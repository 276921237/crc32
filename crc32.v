==> flow/design.v <==
module crc32 (
input                                clk                                ,
input                                rst_n                              ,
input            [7:0    ]           data_in                            ,
input                                data_in_valid                      ,
input                                crc_clr                            , 
output   reg     [31:0   ]           crc32_out                       
);
reg              [31:0   ]           crc32_tmp                          ;
reg              [31:0   ]           data_crc32                         ;
reg                                  temp                               ;                
integer                              i                                  ;
always @(posedge clk or negedge rst_n)begin
    if(!rst_n)begin
        data_crc32               <=0;
    end
    else begin
        if(crc_clr)begin
            data_crc32           <=32'b1111_1111_1111_1111_1111_1111_1111_1111;  
        end
        else begin
            if(data_in_valid)begin
                data_crc32       <=crc32_tmp; 
            end
        end
    end
end
always @(*)begin
    crc32_tmp = data_crc32; 
    for (i=0;i<=7;i=i+1) begin
        temp            = crc32_tmp[31] ^ data_in[i];
        crc32_tmp[31]   = crc32_tmp[30]             ;
        crc32_tmp[30]   = crc32_tmp[29]             ;
        crc32_tmp[29]   = crc32_tmp[28]             ;
        crc32_tmp[28]   = crc32_tmp[27]             ;
        crc32_tmp[27]   = crc32_tmp[26]             ;
        crc32_tmp[26]   = crc32_tmp[25] ^ temp      ;
        crc32_tmp[25]   = crc32_tmp[24]             ;
        crc32_tmp[24]   = crc32_tmp[23]             ;
        crc32_tmp[23]   = crc32_tmp[22] ^ temp      ;
        crc32_tmp[22]   = crc32_tmp[21] ^ temp      ;
        crc32_tmp[21]   = crc32_tmp[20]             ;
        crc32_tmp[20]   = crc32_tmp[19]             ;
        crc32_tmp[19]   = crc32_tmp[18]             ;
        crc32_tmp[18]   = crc32_tmp[17]             ;
        crc32_tmp[17]   = crc32_tmp[16]             ;
        crc32_tmp[16]   = crc32_tmp[15] ^ temp      ;
        crc32_tmp[15]   = crc32_tmp[14]             ;
        crc32_tmp[14]   = crc32_tmp[13]             ;    
        crc32_tmp[13]   = crc32_tmp[12]             ;
        crc32_tmp[12]   = crc32_tmp[11] ^ temp      ;
        crc32_tmp[11]   = crc32_tmp[10] ^ temp      ;
        crc32_tmp[10]   = crc32_tmp[9]  ^ temp      ;
        crc32_tmp[9]    = crc32_tmp[8]              ;
        crc32_tmp[8]    = crc32_tmp[7]  ^ temp      ;
        crc32_tmp[7]    = crc32_tmp[6]  ^ temp      ;
        crc32_tmp[6]    = crc32_tmp[5]              ;
        crc32_tmp[5]    = crc32_tmp[4]  ^ temp      ;
        crc32_tmp[4]    = crc32_tmp[3]  ^ temp      ;
        crc32_tmp[3]    = crc32_tmp[2]              ;
        crc32_tmp[2]    = crc32_tmp[1]  ^ temp      ;
        crc32_tmp[1]    = crc32_tmp[0]  ^ temp      ;
        crc32_tmp[0]    = temp                      ;
    end
end
always @ (posedge clk or negedge rst_n)begin
	if(!rst_n)begin
		crc32_out <= 0;
	end
	else if(data_in_valid)begin
		crc32_out[31] <= ~crc32_tmp[0]          ;
		crc32_out[30] <= ~crc32_tmp[1]          ;
		crc32_out[29] <= ~crc32_tmp[2]          ;
		crc32_out[28] <= ~crc32_tmp[3]          ;
		crc32_out[27] <= ~crc32_tmp[4]          ;
		crc32_out[26] <= ~crc32_tmp[5]          ;
		crc32_out[25] <= ~crc32_tmp[6]          ;
		crc32_out[24] <= ~crc32_tmp[7]          ;
		crc32_out[23] <= ~crc32_tmp[8]          ;
		crc32_out[22] <= ~crc32_tmp[9]          ;
		crc32_out[21] <= ~crc32_tmp[10]         ;
		crc32_out[20] <= ~crc32_tmp[11]         ;
		crc32_out[19] <= ~crc32_tmp[12]         ;
		crc32_out[18] <= ~crc32_tmp[13]         ;
		crc32_out[17] <= ~crc32_tmp[14]         ;
		crc32_out[16] <= ~crc32_tmp[15]         ;
		crc32_out[15] <= ~crc32_tmp[16]         ;
		crc32_out[14] <= ~crc32_tmp[17]         ;
		crc32_out[13] <= ~crc32_tmp[18]         ;
		crc32_out[12] <= ~crc32_tmp[19]         ;
		crc32_out[11] <= ~crc32_tmp[20]         ;
		crc32_out[10] <= ~crc32_tmp[21]         ;
		crc32_out[9]  <= ~crc32_tmp[22]         ;
		crc32_out[8]  <= ~crc32_tmp[23]         ;
		crc32_out[7]  <= ~crc32_tmp[24]         ;
		crc32_out[6]  <= ~crc32_tmp[25]         ;
		crc32_out[5]  <= ~crc32_tmp[26]         ;
		crc32_out[4]  <= ~crc32_tmp[27]         ;
		crc32_out[3]  <= ~crc32_tmp[28]         ;
		crc32_out[2]  <= ~crc32_tmp[29]         ;
		crc32_out[1]  <= ~crc32_tmp[30]         ;
		crc32_out[0]  <= ~crc32_tmp[31]         ;
	end
end
 endmodule
Step by step through the tools: crc32
What the tools print for crc32, step after step.
Lines are those of the file above, counted from 1.
Operators: Yosys type, input widths -> output width; for muxes data width and select width s.
Cell names lack the library's common part.
{"block": "setup", "top_module": "crc32", "clock": "clk", "library": "sky130hd", "corner": "tt_025C_1v80"}

After elaboration
Source: Yosys, flattened and elaborated, memories not mapped. Widths are those after wreduce. Registers that Yosys merges into a memory's read port (data or address) are not register bits. Print and check cells do not count. Equal cells are merged and count once.
{"block": "bits", "inputBits": 12, "ff_bits": 64, "out_inout_bits": 32, "wordCells": 180}
{"block": "op_classes", "n_mux": 2, "logic": 144, "n_reduce_logical": 1}
{"block": "op_table", "op": "$xor 1x1->1", "n": 112}
{"block": "op_table", "op": "$mux 32", "n": 2}
{"block": "op_table", "op": "$not 1->1", "n": 32}
{"block": "op_table", "op": "$reduce_bool 2->1", "n": 1}

Longest topological paths
Longest topological path by Yosys (ltp), each cell counted once; first at word level (registers and memories cut), then after technology mapping (sequential cells cut; the memories' decode and read muxes count).
{"block": "depth", "depth_word": 9, "ABC_AREA": 0, "depth_mapped": 5, "depth_no_buf": 5}

Mapped cells and area
Yosys stat after the flow's synthesis: flattened, memories mapped to cells. It holds for the ABC_AREA given above (unset counts as 0); a run with the other value may have another netlist.
The area totals of this step are shown rounded.
{"block": "synth_totals", "mapped_area_um2": 3300, "mapped_cells": 276, "sequential_area_um2": 1600, "buffers": 13, "ffs": 64}
{"block": "by_type", "type": "dfrtp_1", "n": 64, "area_total_um2": 1.6E+03}
{"block": "by_type", "type": "xnor2_1", "n": 34, "area_total_um2": 297.786}
{"block": "by_type", "type": "xnor3_1", "n": 11, "area_total_um2": 247.738}
{"block": "by_type", "type": "a21oi_1", "n": 31, "area_total_um2": 155.149}
{"block": "by_type", "type": "o21a_1", "n": 19, "area_total_um2": 142.637}
{"block": "by_type", "type": "nand2_1", "n": 36, "area_total_um2": 135.13}
{"block": "by_type", "type": "xor3_1", "n": 5, "area_total_um2": 118.864}
{"block": "by_type", "type": "xnor2_2", "n": 7, "area_total_um2": 113.859}
{"block": "by_type", "type": "xnor2_4", "n": 4, "area_total_um2": 110.106}
{"block": "by_type", "type": "mux2_2", "n": 8, "area_total_um2": 90.086}
{"block": "by_type", "type": "nor2_1", "n": 15, "area_total_um2": 56.304}
{"block": "by_type", "type": "clkbuf_1", "n": 10, "area_total_um2": 37.536}
{"block": "by_type", "type": "or2_2", "n": 6, "area_total_um2": 37.536}
{"block": "by_type", "type": "xor2_1", "n": 3, "area_total_um2": 26.275}
{"block": "by_type", "type": "xnor3_2", "n": 1, "area_total_um2": 23.773}
{"block": "by_type", "type": "a21bo_1", "n": 2, "area_total_um2": 20.019}
{"block": "by_type", "type": "xor2_2", "n": 1, "area_total_um2": 16.266}
{"block": "by_type", "type": "a21o_1", "n": 2, "area_total_um2": 15.014}
Other cell types: 9; their cells: 17.

Timing after synthesis
Path of least setup slack by OpenSTA after synthesis, without wires, with an ideal clock, recovery checks aside; 20% of the period is set as input and as output delay. Where synthesis merged equal registers, the netlist keeps one of their names.
{"block": "synth_path", "path_type": "register to register", "startpoint": "register data_crc32[25]", "endpoint": "register data_crc32[6]", "path_delay_ns": 1.979, "t_arrival_ns": 1.852, "launch_ns": 0.000, "path_buffers": 0, "setup_ns": 0.127, "slack_ns": -0.109, "required_ns": 1.743, "tclk_ns": 1.87, "stages": 6, "synth_period_reached_ns": 1.979}
"path_delay_ns" is the arrival time less input delay plus setup time.
"stages" counts driving pins, that of a launching flip-flop among them; a cell with two outputs on the path counts twice.
"synth_period_reached_ns" is the clock period less the worst setup slack; recovery checks do not enter. This is arithmetic on one report: input and output delays are still those of the set period (20% each).
Between the ends stands the longest chain of elaborated cells between them, by number of cells; it is not shown to be the way that was timed. Of several equally long chains one is given.
A line is the first line of the expression or statement that the cell stems from. Yosys adds cells for indexed reads and writes and turns some case tables into memories.
A register here has more assigning lines than the two given.
{"block": "synth_via", "cell_sequence": "dfrtp_1 -> xnor2_2 -> xnor3_1 -> xor3_1 -> a21oi_1 -> or2_2", "elab_chain_len": 5, "cone_cells": 5, "lines_between": 5, "cone_classes": "mux: 2; logic: 3"}
{"block": "synth_rtl", "item": "from (decl)", "line_no": 10, "source": "reg              [31:0   ]           data_crc32                         ;"}
{"block": "synth_rtl", "item": "from (assign)", "line_no": 15, "source": "data_crc32               <=0;"}
{"block": "synth_rtl", "item": "from (assign)", "line_no": 23, "source": "data_crc32       <=crc32_tmp;"}
{"block": "synth_rtl", "item": "$xor 1x1->1", "line_no": 37, "source": "crc32_tmp[26]   = crc32_tmp[25] ^ temp      ;"}
{"block": "synth_rtl", "item": "$xor 1x1->1", "line_no": 31, "source": "temp            = crc32_tmp[31] ^ data_in[i];"}
{"block": "synth_rtl", "item": "$xor 1x1->1", "line_no": 58, "source": "crc32_tmp[5]    = crc32_tmp[4]  ^ temp      ;"}
{"block": "synth_rtl", "item": "$mux 32", "line_no": 22, "source": "if(data_in_valid)begin"}
{"block": "synth_rtl", "item": "$mux 32", "line_no": 18, "source": "if(crc_clr)begin"}
{"block": "synth_rtl", "item": "to (assign)", "line_no": 19, "source": "data_crc32           <=32'b1111_1111_1111_1111_1111_1111_1111_1111;"}
{"block": "synth_rtl", "item": "to (assign)", "line_no": 23}
{"block": "synth_rtl", "item": "to (decl)", "line_no": 10}

Timing after layout
Path of least setup slack in the final report of record 2 (OpenROAD, finished layout, wires in). Where an end is a register, its clock arrival counts in the times.
{"block": "layout_path", "path_type": "input to register", "startpoint": "input data_in[2]", "endpoint": "register crc32_out[25]", "in_delay_ns": 0.54, "required_ns": 2.94, "slack_ns": 0.73, "tclk_ns": 2.7, "t_arrival_ns": 2.21, "launch_ns": 0.54, "path_buffers": 3, "setup_ns": 0.11, "stages": 7}
Between the ends stands the longest chain of elaborated cells between them, by number of cells; it is not shown to be the way that was timed. Of several equally long chains one is given.
{"block": "layout_via", "cell_sequence": "clkdlybuf4s50_1 -> xnor2_2 -> buf_4 -> xnor2_4 -> buf_6 -> xor3_1 -> mux2_2", "elab_chain_len": 6, "cone_cells": 6, "lines_between": 6, "cone_classes": "logic: 6"}
{"block": "layout_rtl", "item": "from (decl)", "line_no": 4, "source": "input            [7:0    ]           data_in                            ,"}
{"block": "layout_rtl", "item": "$xor 1x1->1", "line_no": 31, "source": "temp            = crc32_tmp[31] ^ data_in[i];"}
{"block": "layout_rtl", "item": "$xor 1x1->1", "line_no": 62, "source": "crc32_tmp[1]    = crc32_tmp[0]  ^ temp      ;"}
{"block": "layout_rtl", "item": "$xor 1x1->1", "line_no": 61, "source": "crc32_tmp[2]    = crc32_tmp[1]  ^ temp      ;"}
{"block": "layout_rtl", "item": "$xor 1x1->1", "line_no": 59, "source": "crc32_tmp[4]    = crc32_tmp[3]  ^ temp      ;"}
{"block": "layout_rtl", "item": "$xor 1x1->1", "line_no": 58, "source": "crc32_tmp[5]    = crc32_tmp[4]  ^ temp      ;"}
{"block": "layout_rtl", "item": "$not 1->1", "line_no": 77, "source": "crc32_out[25] <= ~crc32_tmp[6] ;"}
{"block": "layout_rtl", "item": "to (assign)", "line_no": 68, "source": "crc32_out <= 0;"}
{"block": "layout_rtl", "item": "to (assign)", "line_no": 77}
{"block": "layout_rtl", "item": "to (decl)", "line_no": 7, "source": "output   reg     [31:0   ]           crc32_out"}

Appendix: measured runs

Stored flow runs of crc32 (2 of them; Yosys, OpenROAD, sky130hd). They differ in their settings and are not a sequence. Constraints: input delay and output delay 20% of the set period each, output load 0.01 pF.
By "clock_period_reached_ns" is meant the clock period of the run minus its worst setup slack. This is arithmetic on one report: input and output delays are still those of the set period (20% each).
"power.total_mw" rests on the timing tool's default activity at the inputs, not on a simulated workload.
The measured numbers are rounded.

Record 1
==> flow/run.sh <==
#!/bin/bash
# the make line also repeats the synthesis and layout settings of config.mk as NAME=value (left out here)
make -C /OpenROAD-flow-scripts/flow DESIGN_CONFIG=/design/flow/config.mk WORK_HOME=/design/flow/orfs CLKGATE_MAP_FILE= finish
==> flow/config.mk <==
export PLATFORM = sky130hd
export DESIGN_NAME = crc32
export DESIGN_NICKNAME = crc32
export VERILOG_FILES = /design/flow/design.v
export SDC_FILE = /design/flow/constraint.sdc
export NUM_CORES = 4
export LEC_CHECK = 0
export CAP_MARGIN = 0
export CELL_PAD_IN_SITES_DETAIL_PLACEMENT = 0
export CELL_PAD_IN_SITES_GLOBAL_PLACEMENT = 3
export CORE_MARGIN = 3
export CORE_UTILIZATION = 53
export CTS_CLUSTER_DIAMETER = 142
export PLACE_DENSITY_LB_ADDON = 0.16
export SETUP_SLACK_MARGIN = 0.6
export SLEW_MARGIN = 20
export TNS_END_PERCENT = 100
==> flow/constraint.sdc <==
create_clock -name core_clock -period 2.33 [get_ports {clk}]
set_input_delay 0.4660 -clock core_clock [delete_from_list [all_inputs] [get_ports {clk}]]
set_output_delay 0.4660 -clock core_clock [all_outputs]
set_load 0.01 [all_outputs]

==> results of record 1, as JSON <==
{
  "outcome": "not finished: placement ended with error FLW-0024"
}

Record 2
==> flow/run.sh <==
#!/bin/bash
# the make line also repeats the synthesis and layout settings of config.mk as NAME=value (left out here)
make -C /OpenROAD-flow-scripts/flow DESIGN_CONFIG=/design/flow/config.mk WORK_HOME=/design/flow/orfs CLKGATE_MAP_FILE= finish
==> flow/config.mk <==
export PLATFORM = sky130hd
export DESIGN_NAME = crc32
export DESIGN_NICKNAME = crc32
export VERILOG_FILES = /design/flow/design.v
export SDC_FILE = /design/flow/constraint.sdc
export NUM_CORES = 4
export LEC_CHECK = 0
export CAP_MARGIN = 20
export CORE_MARGIN = 2
export CORE_UTILIZATION = 30
export GPL_ROUTABILITY_DRIVEN = 1
export GPL_TIMING_DRIVEN = 1
export MIN_ROUTING_LAYER = met1
export PLACE_DENSITY_LB_ADDON = 0.21
export SETUP_SLACK_MARGIN = 0.65
export SLEW_MARGIN = 20
==> flow/constraint.sdc <==
create_clock -name core_clock -period 2.7 [get_ports {clk}]
set_input_delay 0.5400 -clock core_clock [delete_from_list [all_inputs] [get_ports {clk}]]
set_output_delay 0.5400 -clock core_clock [all_outputs]
set_load 0.01 [all_outputs]

==> results of record 2, as JSON <==
{
  "power.total_mw": 5.7,
  "dieArea_um2": 12000,
  "worst_hold_slack_ns": 0.48,
  "clock_period_reached_ns": 1.974,
  "cell_area_final_um2": 4500,
  "post_synth_area_um2": 3300,
  "fin_ws_ns": 0.73,
  "utilization_pct": 42
}
